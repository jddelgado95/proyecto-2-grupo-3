==> flow/design.v <==
`timescale 1ns / 1ps
module Antirrebote2
(
    input wire clk, reset,
    input wire boton, 
    output reg db 
);
localparam  [1:0]
Alaire = 2'b00,  
wait_one = 2'b01,  
Presionado = 2'b10,  
wait_zero = 2'b11;  
localparam N =22; 
reg [N-1:0] contador_reg; 
reg [N-1:0] contador_next; 
wire m_tick; 
reg [1:0] state_reg, state_next;  
reg reset_count; 
always @(posedge clk, posedge reset_count)
begin
    if (reset_count) contador_reg <= 0;  
	 else contador_reg <= contador_next;  
end
always@*
begin
contador_next = contador_reg + 1'b1;  
end
assign m_tick = (contador_reg == 4194303) ? 1'b1 : 1'b0; 
always @(posedge clk, posedge reset)
  if (reset)
     state_reg <= Alaire;  
  else
     state_reg <= state_next; 
always @*
   begin
	state_next = state_reg;   
    db = 1'b0;                
	case(state_reg)
	Alaire:
	begin
	reset_count = 1'b1; 
	db = 1'b0;  
		if(boton)  
		begin
		state_next = wait_one;  
		end
		else
		begin
		state_next = Alaire;  
		end
	end
	wait_one:
	begin
	reset_count = 1'b0;  
	db = 1'b0;  
		if(m_tick)  
		begin
		state_next = Presionado;  
		end
		else
		begin
		state_next = wait_one;  
		end
	end
	Presionado:
	begin
	reset_count = 1'b1;  
	db = 1'b1;  
		if(~boton)  
		begin
		state_next = wait_zero;  
		end
		else
		begin
		state_next = Presionado;  
		end
	end
	wait_zero:
	begin
	reset_count = 1'b0;  
		db = 1'b1;  
		if(m_tick)  
		begin
		state_next = Alaire;
		end
		else
		begin
		state_next = wait_zero;  
		end
	end	
	endcase
   end
endmodule
`timescale 1ns / 1ps
module Banco_Antirrebote(
input wire clk,
input wire reset,
input wire [3:0] sw, 
input wire [4:0] btn, 
output wire [3:0] sw_db, 
output wire [4:0] btn_db 
);
Antirrebote2 Instancia_antirrebote_SW0 
(
.clk(clk), 
.reset(reset),
.boton(sw[0]), 
.db(sw_db[0]) 
);
Antirrebote2 Instancia_antirrebote_SW1 
(
.clk(clk), 
.reset(reset),
.boton(sw[1]), 
.db(sw_db[1]) 
);
Antirrebote2 Instancia_antirrebote_SW2 
(
.clk(clk), 
.reset(reset),
.boton(sw[2]), 
.db(sw_db[2]) 
);
Antirrebote2 Instancia_antirrebote_SW3 
(
.clk(clk), 
.reset(reset),
.boton(sw[3]), 
.db(sw_db[3]) 
);
Antirrebote2 Instancia_antirrebote_BTN0 
(
.clk(clk), 
.reset(reset),
.boton(btn[0]), 
.db(btn_db[0]) 
);
Antirrebote2 Instancia_antirrebote_BTN1 
(
.clk(clk), 
.reset(reset),
.boton(btn[1]), 
.db(btn_db[1]) 
);
Antirrebote2 Instancia_antirrebote_BTN2 
(
.clk(clk), 
.reset(reset),
.boton(btn[2]), 
.db(btn_db[2]) 
);
Antirrebote2 Instancia_antirrebote_BTN3 
(
.clk(clk), 
.reset(reset),
.boton(btn[3]), 
.db(btn_db[3]) 
);
Antirrebote2 Instancia_antirrebote_BTN4 
(
.clk(clk), 
.reset(reset),
.boton(btn[4]), 
.db(btn_db[4]) 
);
endmodule
# From RTL to reports: Banco_Antirrebote
# The steps from the RTL of Banco_Antirrebote to its reports follow in flow order.
# Line numbers count from 1 in the design file above.
# Operators carry their Yosys type and port widths (W data, S select, Z words).
# Library cell names are shortened.
# The mark -- stands for no value.
[setup]
design = "Banco_Antirrebote"
clk_port = "clk"
library = "sky130hd"
corner = "tt_025C_1v80"

# Word-level counts
# Counts by Yosys on the flattened word-level netlist (proc, flatten, opt, wreduce; memories kept). Register bits leave out memories and registers merged into their read ports (data or address); mux counts leave out enables and synchronous resets folded into registers. Print and check cells are left out. Cells with the same type and inputs are merged into one.
[word_totals]
ff_bits = 216
out_inout_bits = 9
input_bits = 11
elab_cells = 180
[classes]
n_eq = 36
n_mux = 72
reduce_logical = 45
addsub = 9
[op_table]
columns = ["operator", "count"]
rows = [
  ["$add A22 B1 Y22 const B", 9],
  ["$eq A22 B22 Y1 const B", 9],
  ["$reduce_or A2 Y1", 36],
  ["$pmux W2 S4", 9],
  ["$eq A2 B2 Y1 const B", 18],
  ["$pmux W1 S2", 18],
  ["$mux W2", 18],
  ["$mux W1", 27],
  ["$eq A2 B1 Y1 const B", 9],
  ["$logic_not A2 Y1", 9],
]

# Logic depth
# Depth = most cells in a row (Yosys ltp): at word level without a register or memory, in the mapped netlist without a sequential cell, where the memories' decode and read muxes count.
[logic_depth]
word_depth = 4
ABC_AREA = 0
depth_mapped = 6
mapped_depth_nobuf = 5

# Synthesis result
# Yosys stat after the flow's synthesis: flattened, memories mapped to cells. It holds for the ABC_AREA given above (unset counts as 0); a run with the other value may have another netlist.
[mapped]
buffers = 12
seq_area_um2 = 5866.9
area_um2 = 9908.3
flip_flops = 234
cells = 856
[types]
columns = ["cell", "count"]
rows = [
  ["dfrtp_1", 225],
  ["xnor2_1", 116],
  ["xor2_1", 64],
  ["nand3_1", 87],
  ["nand4_1", 46],
  ["a22o_1", 28],
  ["dfstp_2", 9],
  ["nand2_1", 62],
  ["inv_1", 43],
  ["and3_1", 25],
  ["nor2_1", 40],
  ["and4_1", 13],
  ["ha_1", 9],
  ["nor3_1", 22],
  ["nor4_1", 17],
  ["or2_2", 15],
  ["buf_4", 9],
  ["o2bb2ai_1", 4],
]
# Not listed: further types 12, cells in them 22.
# The figures by module come from a second, unflattened synthesis with its own total; it is not the netlist above.
[unflattened]
hier_cells = 855
area_unflattened_um2 = 10134.7
# Rows give one instance, submodules left out.
[by_module]
columns = ["module", "cells", "seq_area_um2", "mod_area_um2", "instances"]
rows = [
  ["Antirrebote2", 95, 651.9, 1126.1, 9],
  ["Banco_Antirrebote", 0, 0.0, 0.0, 1],
]

# Worst setup path after synthesis
# OpenSTA on the mapped netlist: ideal clock, no wires. The path of least setup slack (recovery checks aside). Input and output delay are each 20% of the period. Register names are those of the netlist, which keeps one name where synthesis merged equal registers.
[synth_timing]
path_type = "register to register"
from = "reg Instancia_antirrebote_BTN0.contador_reg[0]"
to = "reg Instancia_antirrebote_BTN0.state_reg"
slack_ps = 692
arrival_ps = 1767
delay_ps = 1888
clock_period_ps = 2580
setup_ps = 121
path_stages = 7
launch_ps = 0
path_buffers = 1
synth_period_reached_ps = 1888
# "delay_ps" = arrival - input delay + setup time.
# "path_stages" counts driving pins, that of a launching flip-flop among them; a cell with two outputs on the path counts twice.
# "synth_period_reached_ps" = period - worst setup slack (recovery checks aside). The figure is calculated, with input and output delays left at 20% of the set period.
# Where an end lacks its bit number, it is one bit of the signal, or one of the new flip-flops if synthesis recoded a state register.
# Between the ends stands the longest chain of elaborated cells between them, by number of cells; it is not shown to be the way that was timed. Of several equally long chains one is given.
# A line is the first line of the expression or statement that the cell stems from. Yosys adds cells for indexed reads and writes and turns some case tables into memories.
[synth_between]
cell_sequence = "dfrtp_1 > ha_1 > nand4_2 > or2_1 > buf_6 > or4_4 > a22o_1"
elab_chain_cells = 4
[synth_lines]
columns = ["element", "line_no", "text"]
rows = [
  ["start: declaration", 14, "reg [N-1:0] contador_reg;"],
  ["start: assignment", 21, "if (reset_count) contador_reg <= 0;"],
  ["start: assignment", 22, "else contador_reg <= contador_next;"],
  ["$eq A22 B22 Y1", 28, "assign m_tick = (contador_reg == 4194303) ? 1'b1 : 1'b0;"],
  ["$mux W1", 28, ""],
  ["$mux W2", 82, "if(m_tick)"],
  ["$pmux W2 S4", 38, "case(state_reg)"],
  ["end: assignment", 31, "state_reg <= Alaire;"],
  ["end: assignment", 33, "state_reg <= state_next;"],
  ["end: declaration", 17, "reg [1:0] state_reg, state_next;"],
]

# Timing after layout
# Path of least setup slack in the final report of run 2 (OpenROAD, finished layout, wires in). Where an end is a register, its clock arrival counts in the times.
# The path's times are printed in steps of 10 ps; the period is the one set.
[layout_timing]
path_type = "register to output"
from = "reg Instancia_antirrebote_BTN3.state_reg"
to = "out btn_db[3]"
path_buffers = 1
path_stages = 3
clock_period_ps = 2520
arrival_ps = 1470
launch_ps = 540
slack_ps = 540
# Where an end lacks its bit number, it is one bit of the signal, or one of the new flip-flops if synthesis recoded a state register.
[layout_between]
cell_sequence = "dfrtp_1 > or2_2 > dlygate4sd2_1"
[layout_lines]
columns = ["element", "line_no", "text"]
rows = [
  ["start: declaration", 17, "reg [1:0] state_reg, state_next;"],
  ["start: assignment", 31, "state_reg <= Alaire;"],
  ["start: assignment", 33, "state_reg <= state_next;"],
  ["end: declaration", 101, "output wire [4:0] btn_db"],
]
# Chain of elaborated cells between the ends: none given.

# Below are 2 stored runs of the flow (Yosys, OpenROAD; platform sky130hd) on Banco_Antirrebote, each with its settings and what was measured, unordered. Constraints: input delay and output delay 20% of the set period each, output load 0.01 pF.
# "period_less_ws_ps" is the run's clock period less its worst setup slack. It is reckoned from that one timing run; input and output delays stay at 20% of the period that was set.
# "worst_path_allowed_less_slack_ps" means the part of the period allowed to the worst setup path (the constraints hold back 20% at inputs and 20% at outputs) less its slack; where the path has registers, the arrival times of their clocks count too.
# "total_power_w" rests on the timing tool's default activity at the inputs, not on a simulated workload.
# "worst_path_allowed_less_slack_ps" is known to 10 ps.

[[run]]
name = "run 1"
[run.settings]
period_ns = 1.62
CORE_UTILIZATION = 64
SETUP_SLACK_MARGIN = 0.44
PLACE_DENSITY_LB_ADDON = 0.2
CORE_MARGIN = 5
CELL_PAD_IN_SITES_GLOBAL_PLACEMENT = 3
CELL_PAD_IN_SITES_DETAIL_PLACEMENT = 0
TNS_END_PERCENT = 100
GPL_ROUTABILITY_DRIVEN = 0
SLEW_MARGIN = 30
CAP_MARGIN = 20
[run.results]
outcome = "unfinished; error FLW-0024 in placement"

[[run]]
name = "run 2"
[run.settings]
period_ns = 2.52
CORE_UTILIZATION = 29
SETUP_SLACK_MARGIN = 0.5
HOLD_SLACK_MARGIN = 0.06
CELL_PAD_IN_SITES_DETAIL_PLACEMENT = 1
GPL_TIMING_DRIVEN = 1
CTS_CLUSTER_SIZE = 89
CAP_MARGIN = 35
MAX_ROUTING_LAYER = "met5"
CORE_MARGIN = 2
SLEW_MARGIN = 20
[run.results]
layout_stdcell_area_um2 = 11621.1
period_less_ws_ps = 1976
final_util_pct = 34.6
tns_ps = 0
worst_path_allowed_less_slack_ps = 1470
critical_path_type = "register to output"
synthesis_area_um2 = 9908.3
die_footprint_um2 = 35660.5
total_power_w = 0.007543
setup_ws_ps = 544
